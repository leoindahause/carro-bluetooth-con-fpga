==> flow/design.v <==
module txuart(
	input	wire		i_clk,
	input	wire		i_wr,
	input	wire	[7:0]	i_data,
	output	wire		o_uart_tx,
	output	reg		o_busy
	);
	parameter	[15:0]	CLOCKS_PER_BAUD = 16'd868;
	localparam [3:0] START	= 4'h0,
		BIT_ZERO	= 4'h1,
		BIT_ONE		= 4'h2,
		BIT_TWO		= 4'h3,
		BIT_THREE	= 4'h4,
		BIT_FOUR	= 4'h5,
		BIT_FIVE	= 4'h6,
		BIT_SIX		= 4'h7,
		BIT_SEVEN	= 4'h8,
		LAST		= 4'h8,
		IDLE		= 4'hf;
	reg	[15:0]	counter;
	reg	[3:0]	state;
	reg	[8:0]	lcl_data;
	reg		baud_stb;
	initial	o_busy = 1'b0;
	initial	state  = IDLE;
	always @(posedge i_clk)
	if ((i_wr)&&(!o_busy))
		{ o_busy, state } <= { 1'b1, START };
	else if (baud_stb)
	begin
		if (state == IDLE)  
			{ o_busy, state } <= { 1'b0, IDLE };
		else if (state < LAST) begin
			o_busy <= 1'b1;
			state <= state + 1'b1;
		end else  
			{ o_busy, state } <= { 1'b1, IDLE };
	end
	initial	lcl_data = 9'h1ff;
	always @(posedge i_clk)
	if ((i_wr)&&(!o_busy))
		lcl_data <= { i_data, 1'b0 };
	else if (baud_stb)
		lcl_data <= { 1'b1, lcl_data[8:1] };
	assign	o_uart_tx = lcl_data[0];
	initial	baud_stb = 1'b1;
	initial	counter = 0;
	always @(posedge i_clk)
	if ((i_wr)&&(!o_busy))
	begin
		counter  <= CLOCKS_PER_BAUD - 1'b1;
		baud_stb <= 1'b0;
	end else if (!baud_stb)
	begin
		baud_stb <= (counter == 1);
		counter  <= counter - 1'b1;
	end else if (state != IDLE)
	begin
		counter <= CLOCKS_PER_BAUD - 1;
		baud_stb <= 1'b0;
	end
endmodule
* From RTL to reports: txuart
The steps from the RTL of txuart to its reports follow in flow order. Line numbers count from 1 in the design file above. Library cell names are shortened. A cell with - has no value.
Inputs: top txuart, clock input i_clk, cell library sky130hd, corner tt_025C_1v80

* Elaborated design
Counts by Yosys on the flattened word-level netlist (proc, flatten, opt, wreduce; memories kept). Register bits leave out memories and registers merged into their read ports (data or address). Print and check cells are left out. Cells with the same type and inputs are merged into one.
Bit counts: flip-flop bits (word level) 31, output and inout port bits 2
Cells by class: equality and inequality tests 4, $add $sub $neg 2, $lt $le $gt $ge 1, mux-type cells 9, reduce/logical cells 3
Operators with widths (count):
- 16-bit 2-to-1 mux | 2
- 9-bit 2-to-1 mux | 2
- 16-bit by 1-bit subtractor with 16-bit output (second input constant) | 1
- 16-bit by 1-bit equality test with 1-bit output (second input constant) | 1
- 4-bit 2-to-1 mux | 2
- 4-bit by 1-bit adder with 4-bit output (second input constant) | 1
- 4-bit less-than comparator (second input constant) | 1
- 4-bit equality test (second input constant) | 1
- 4-bit != test (second input constant) | 1
- 1-bit 2-to-1 mux | 3
- 2-bit by 1-bit != test with 1-bit output (second input constant) | 1
- 2-bit nonzero test | 1
- 1-bit logical AND | 1
- 1-bit zero test | 1

* Longest topological paths
Longest topological path by Yosys (ltp), each cell counted once; first at word level (registers and memories cut), then after technology mapping (sequential cells cut; the memories' decode and read muxes count).
Logic depth: depth after elaboration 3, ABC_AREA 0, depth in mapped cells 6, gate-level depth less buffers 6

* Synthesis result
Yosys stat after the flow's synthesis: flattened, memories mapped to cells. It holds for the ABC_AREA given above (unset counts as 0); a run with the other value may have another netlist. The area totals of this step are shown rounded.
Mapped netlist: mapped flip-flops 31, standard cells after synthesis 146, synthesis area 1370 um^2
Cells by type:
- dfxtp_1 | count 23, total area 460.442 um^2
- edfxtp_1 | count 8, total area 240.23 um^2
- nand2_1 | count 24, total area 90.086 um^2
- nand3_1 | count 11, total area 55.053 um^2
- nor2_1 | count 13, total area 48.797 um^2
- ha_1 | count 3, total area 37.536 um^2
- o41ai_1 | count 4, total area 35.034 um^2
- o211ai_1 | count 4, total area 30.029 um^2
- clkbuf_1 | count 7, total area 26.275 um^2
- o311ai_0 | count 3, total area 26.275 um^2
- mux2i_1 | count 2, total area 20.019 um^2
- xnor2_1 | count 2, total area 17.517 um^2
- a21oi_1 | count 3, total area 15.014 um^2
- inv_1 | count 4, total area 15.014 um^2
- o21ai_0 | count 3, total area 15.014 um^2
- or3_2 | count 2, total area 15.014 um^2
- nor2b_1 | count 2, total area 12.512 um^2
- nor4_1 | count 2, total area 12.512 um^2
Not listed: further types 25, cells in them 26.

* Timing after synthesis
Source: OpenSTA report_checks on the synthesized netlist (no wires, ideal clock, input and output delay 20% of the period each), path of least setup slack; recovery checks are left aside. Register names are those of the netlist, which keeps one name where synthesis merged equal registers.
Timing post-synthesis: path type flip-flop to flip-flop, start point reg counter[8], end point reg counter[15], path buffers 0, arrival 1.790 ns, setup slack 0.251 ns, path delay 1.859 ns, library setup time 0.069 ns, period 2.11 ns, driving pins on the path 5, synthesis period reached 1.859 ns
"path delay" = arrival - input delay + setup time. "driving pins on the path" counts driving pins, that of a launching flip-flop among them; a cell with two outputs on the path counts twice. "synthesis period reached" = period - worst setup slack (recovery checks aside). The figure is calculated, with input and output delays left at 20% of the set period. Between the ends stands the longest chain of elaborated cells between them, by number of cells; it is not shown to be the way that was timed. Of several equally long chains one is given. Each line given opens the expression or statement behind the cell; cells for indexed reads and writes are added by Yosys, which also makes memories of some case tables. At most two assigning lines are given for a register; there are more.
On the way, post-synthesis: path through dfxtp_1 -> or4_4 -> or3_4 -> or4_1 -> o21ai_1, cells in the longest elaborated chain 2, elaborated cells on any way between the ends 2, RTL lines with such cells 2, classes of those cells add/sub: 1; mux: 1
Ends and longest elaborated chain, post-synthesis:
- from (decl) | RTL line 20 | reg [15:0] counter;
- from (assign) | RTL line 51 | counter <= CLOCKS_PER_BAUD - 1'b1;
- from (assign) | RTL line 56 | counter <= counter - 1'b1;
- 16-bit by 1-bit subtractor with 16-bit output | RTL line 56
- 16-bit 2-to-1 mux | RTL line 53 | end else if (!baud_stb)
- to (assign) | RTL line 51
- to (assign) | RTL line 56
- to (decl) | RTL line 20

* Path in the finished layout
Path of least setup slack in the final report of entry A (OpenROAD, finished layout, wires in). Where an end is a register, its clock arrival counts in the times.
Timing after layout: path type flip-flop to flip-flop, start point reg counter[11], end point reg counter[15], arrival 2.14 ns, library setup time 0.06 ns, driving pins on the path 5, period 1.14 ns, setup slack -0.71 ns, path buffers 0
Between the ends stands the longest chain of elaborated cells between them, by number of cells; it is not shown to be the way that was timed. Of several equally long chains one is given. At most two assigning lines are given for a register; there are more.
On the way, after layout: path through dfxtp_2 -> or4_4 -> or3_4 -> or4_1 -> o21ai_1, cells in the longest elaborated chain 2, elaborated cells on any way between the ends 2, RTL lines with such cells 2, classes of those cells add/sub: 1; mux: 1
Ends and longest elaborated chain, after layout:
- from (decl) | RTL line 20 | reg [15:0] counter;
- from (assign) | RTL line 51 | counter <= CLOCKS_PER_BAUD - 1'b1;
- from (assign) | RTL line 56 | counter <= counter - 1'b1;
- 16-bit by 1-bit subtractor with 16-bit output | RTL line 56
- 16-bit 2-to-1 mux | RTL line 53 | end else if (!baud_stb)
- to (assign) | RTL line 51
- to (assign) | RTL line 56
- to (decl) | RTL line 20

# Flow runs of txuart

Flow measurements of txuart on sky130hd: 2 stored runs with different settings, listed in no order. Input and output delays are each 20% of the period that was set; the output load is 0.01 pF.
"clock period achieved" is the run's clock period less its worst setup slack. It is reckoned from that one timing run; input and output delays stay at 20% of the period that was set.
"time used up by the worst setup path" means the part of the period allowed to the worst setup path (the constraints hold back 20% at inputs and 20% at outputs) less its slack; where the path has registers, the arrival times of their clocks count too.
By "total power of the final layout" is meant OpenSTA's value without simulated activity: inputs other than the clock are taken to toggle once in ten clock periods, and the tool carries that through the logic.
The measured numbers are rounded.

* Entry A | settings: period_ns 1.14; CORE_UTILIZATION 42; SETUP_SLACK_MARGIN 0.28; PLACE_DENSITY_LB_ADDON 0.05; CORE_ASPECT_RATIO 0.93; CELL_PAD_IN_SITES_GLOBAL_PLACEMENT 1; TNS_END_PERCENT 5; ABC_AREA 0; CTS_CLUSTER_SIZE 50; SLEW_MARGIN 5; MIN_ROUTING_LAYER met2; CAP_MARGIN 20; CORE_MARGIN 2 | results: synthesis area 1,370 um^2; full die area 3,740 um^2; standard-cell area after routing 2,010 um^2; utilization of the finished layout 62.7%; lowest setup slack -0.710 ns; summed negative setup slack -6.15 ns; smallest hold slack 0.470 ns; total power of the final layout 2,990 uW; clock period achieved 1.850 ns; time used up by the worst setup path 1.85 ns; type of the worst setup path flip-flop to flip-flop
* Entry B | settings: period_ns 1.09; CORE_UTILIZATION 69; SETUP_SLACK_MARGIN 0.14; PLACE_DENSITY_LB_ADDON 0.14; HOLD_SLACK_MARGIN 0.27; CORE_MARGIN 4; TNS_END_PERCENT 90; ABC_AREA 1; GPL_ROUTABILITY_DRIVEN 0; CTS_CLUSTER_DIAMETER 344; MIN_ROUTING_LAYER met1; CAP_MARGIN 20; SLEW_MARGIN 20 | stopped before the end: clock tree synthesis reported DPL-0038
