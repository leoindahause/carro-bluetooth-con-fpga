==> flow/design.v <==
module rxuart(
    input	wire		i_clk,
	input	wire		i_uart_rx,
	output	reg		o_wr,
    output	reg	[7:0]	o_data
	);
	parameter  [15:0]	CLOCKS_PER_BAUD = 868;
	localparam	[3:0]	IDLE      = 4'h0;
	localparam	[3:0]	BIT_ZERO  = 4'h1;
	localparam	[3:0]	STOP_BIT  = 4'h9;
	reg	[3:0]		state;
	reg	[15:0]		baud_counter;
	reg			zero_baud_counter;
	reg		ck_uart;
	reg		q_uart;
	initial	{ ck_uart, q_uart } = -1;
	always @(posedge i_clk)
		{ ck_uart, q_uart } <= { q_uart, i_uart_rx };
	initial	state = IDLE;
	initial	baud_counter = 0;
	always @(posedge i_clk)
	if (state == IDLE)
	begin
		state <= IDLE;
		baud_counter <= 0;
		if (!ck_uart)
		begin
			state <= BIT_ZERO;
			baud_counter <= CLOCKS_PER_BAUD+CLOCKS_PER_BAUD/2-1'b1;
		end
	end else if (zero_baud_counter)
	begin
		state <= state + 1;
		baud_counter <= CLOCKS_PER_BAUD-1'b1;
		if (state == STOP_BIT)
		begin
			state <= IDLE;
			baud_counter <= 0;
		end
	end else
		baud_counter <= baud_counter - 1'b1;
	always @(*)
		zero_baud_counter = (baud_counter == 0);
	always @(posedge i_clk)
	if ((zero_baud_counter)&&(state != STOP_BIT))
		o_data <= { ck_uart, o_data[7:1] };
	initial	o_wr = 1'b0;
	always @(posedge i_clk)
		o_wr <= ((zero_baud_counter)&&(state == STOP_BIT));
endmodule
======== Step by step through the tools: rxuart ========
The steps from the RTL of rxuart to its reports follow in flow order.
Lines are those of the file above, counted from 1.
Cell names lack the library's common part.
Not given: -
set-up
  top ..................................... rxuart
  clock input ............................. i_clk
  library ................................. sky130hd
  library corner .......................... tt_025C_1v80

======== Word-level counts ========
Counts by Yosys on the flattened word-level netlist (proc, flatten, opt, wreduce; memories kept). Register bits leave out memories and registers merged into their read ports (data or address). Print and check cells are left out. Cells with the same type and inputs are merged into one.
bit counts
  register bits ........................... 31
  bits in latches ......................... 0
  RAM bits ................................ 0
  bits in read-only memories .............. 0
  clocked read ports x word width ......... 0
  memories kept ........................... 0
  input bits .............................. 2
  output and inout port bits .............. 9
  cells after elaboration ................. 23
operators by class
  add/sub/neg operators ................... 2
  $mul .................................... 0
  divide/modulo/power cells ............... 0
  magnitude comparators ................... 0
  equal/unequal tests ..................... 2
  shift operators ......................... 0
  muxes and demuxes ....................... 8
  bitwise operators ....................... 0
  reduce/logical cells .................... 5
operators by type and width
  operator                                                               count
  16-bit 2-to-1 mux                                                      2
  16-bit by 1-bit subtractor with 16-bit output (second input constant)  1
  16-bit logical NOT                                                     1
  4-bit 2-to-1 mux                                                       3
  11-bit 2-to-1 mux                                                      1
  10-bit 2-to-1 mux                                                      1
  4-bit by 1-bit adder with 4-bit output (second input constant)         1
  4-bit equality test (second input constant)                            1
  4-bit != test (second input constant)                                  1
  4-bit logical NOT                                                      1
  1-bit logical AND                                                      2
  2-bit nonzero test                                                     1
  1-bit 2-to-1 mux                                                       1

======== Longest topological paths ========
Depth = most cells in a row (Yosys ltp): at word level without a register or memory, in the mapped netlist without a sequential cell, where the memories' decode and read muxes count.
logic depth
  depth in word-level cells ............... 4
  ABC_AREA ................................ 0
  mapped depth ............................ 7
  mapped depth without buffers ............ 6

======== Netlist ========
Yosys stat after the flow's synthesis: flattened, memories mapped to cells. It holds for the ABC_AREA given above (unset counts as 0); a run with the other value may have another netlist.
mapped netlist
  mapped cells ............................ 113
  synthesis area .......................... 1313.8 um^2
  area of sequential cells ................ 740.7 um^2
  flip-flops .............................. 31
  buffer cells ............................ 3
cell types
  type      count  total area (um^2)
  dfxtp_1   19     380.365
  edfxtp_1  12     360.346
  xnor2_1   13     113.859
  nor4_2    3      37.536
  a21oi_1   6      30.029
  nor2_1    7      26.275
  or4_4     2      22.522
  nor4_4    1      21.27
  nor3_1    4      20.019
  nor3_2    2      20.019
  nand2b_1  3      18.768
  nor2_2    3      18.768
  nor4_1    3      18.768
  or3b_2    2      17.517
  inv_1     4      15.014
  nand2_1   4      15.014
  o21ai_1   3      15.014
  ha_1      1      12.512
Not listed: further types 17, cells in them 21.

======== Path before layout ========
Path of least setup slack by OpenSTA after synthesis, without wires, with an ideal clock, recovery checks aside; 20% of the period is set as input and as output delay. Where synthesis merged equal registers, the netlist keeps one of their names.
timing after synthesis
  path kind ............................... flip-flop to flip-flop
  from .................................... register baud_counter[0]
  to ...................................... register o_data[0]
  clock period ............................ 3000 ps
  setup time .............................. 373 ps
  launch time at the first pin ............ 0 ps
  data arrival time ....................... 1526 ps
  data required time ...................... 2627 ps
  path slack .............................. 1101 ps
  path delay .............................. 1899 ps
  driving pins on the path ................ 6
  buffers on the path ..................... 0
  synthesis period reached ................ 1899 ps
"path delay" = arrival - input delay + setup time.
"driving pins on the path": output pins that drive a net of the path, with the launching flip-flop's if there is one; two outputs of one cell count as two.
"synthesis period reached" = period - worst setup slack (recovery checks aside). The figure is calculated, with input and output delays left at 20% of the set period.
Between the ends stands the longest chain of elaborated cells between them, by number of cells; it is not shown to be the way that was timed. Of several equally long chains one is given.
Each line given opens the expression or statement behind the cell; cells for indexed reads and writes are added by Yosys, which also makes memories of some case tables.
A register here has more assigning lines than the two given.
on the way, after synthesis
  cells stage by stage .................... dfxtp_1 -> inv_1 -> ha_1 -> nor4b_1 -> nand4_1 -> nor2b_1
  length of the longest elaborated chain .. 2
  elaborated cells on any way between the ends .. 2
  RTL lines with such cells ............... 2
  classes of those cells .................. 2 x reduce/logical
ends and longest elaborated chain, after synthesis
  element             line  source
  start: declaration  12    reg [15:0] baud_counter;
  start: assignment   29    baud_counter <= CLOCKS_PER_BAUD+CLOCKS_PER_BAUD/2-1'b1;
  start: assignment   34    baud_counter <= CLOCKS_PER_BAUD-1'b1;
  16-bit logical NOT  43    zero_baud_counter = (baud_counter == 0);
  1-bit logical AND   45    if ((zero_baud_counter)&&(state != STOP_BIT))
  end: assignment     46    o_data <= { ck_uart, o_data[7:1] };
  end: declaration    5     output reg [7:0] o_data

==> runs of rxuart <==
rxuart through Yosys and OpenROAD on sky130hd: 2 stored runs, unordered, with their settings. The constraints put input and output delay at 20% of the set period each and load the outputs with 0.01 pF.

---- job 1 ----
settings
  period_ns = 2.73
  CORE_UTILIZATION = 51
  SETUP_SLACK_MARGIN = 0.73
  PLACE_DENSITY = 0.38
  CORE_ASPECT_RATIO = 0.6
  CELL_PAD_IN_SITES_DETAIL_PLACEMENT = 2
  GPL_TIMING_DRIVEN = 0
  GPL_ROUTABILITY_DRIVEN = 1
  CTS_CLUSTER_DIAMETER = 134
  MAX_ROUTING_LAYER = met5
  CAP_MARGIN = 20
  CORE_MARGIN = 2
  SLEW_MARGIN = 20
results
  no final report: clock tree synthesis broke off with DPL-0033

---- job 2 ----
settings
  period_ns = 1.33
  CORE_UTILIZATION = 64
  PLACE_DENSITY = 0.44
  CORE_MARGIN = 7
  ABC_AREA = 1
  GPL_ROUTABILITY_DRIVEN = 1
  CTS_CLUSTER_SIZE = 86
  CTS_CLUSTER_DIAMETER = 91
  CAP_MARGIN = 20
  SLEW_MARGIN = 20
results
  no final report: routing broke off with DPL-0038
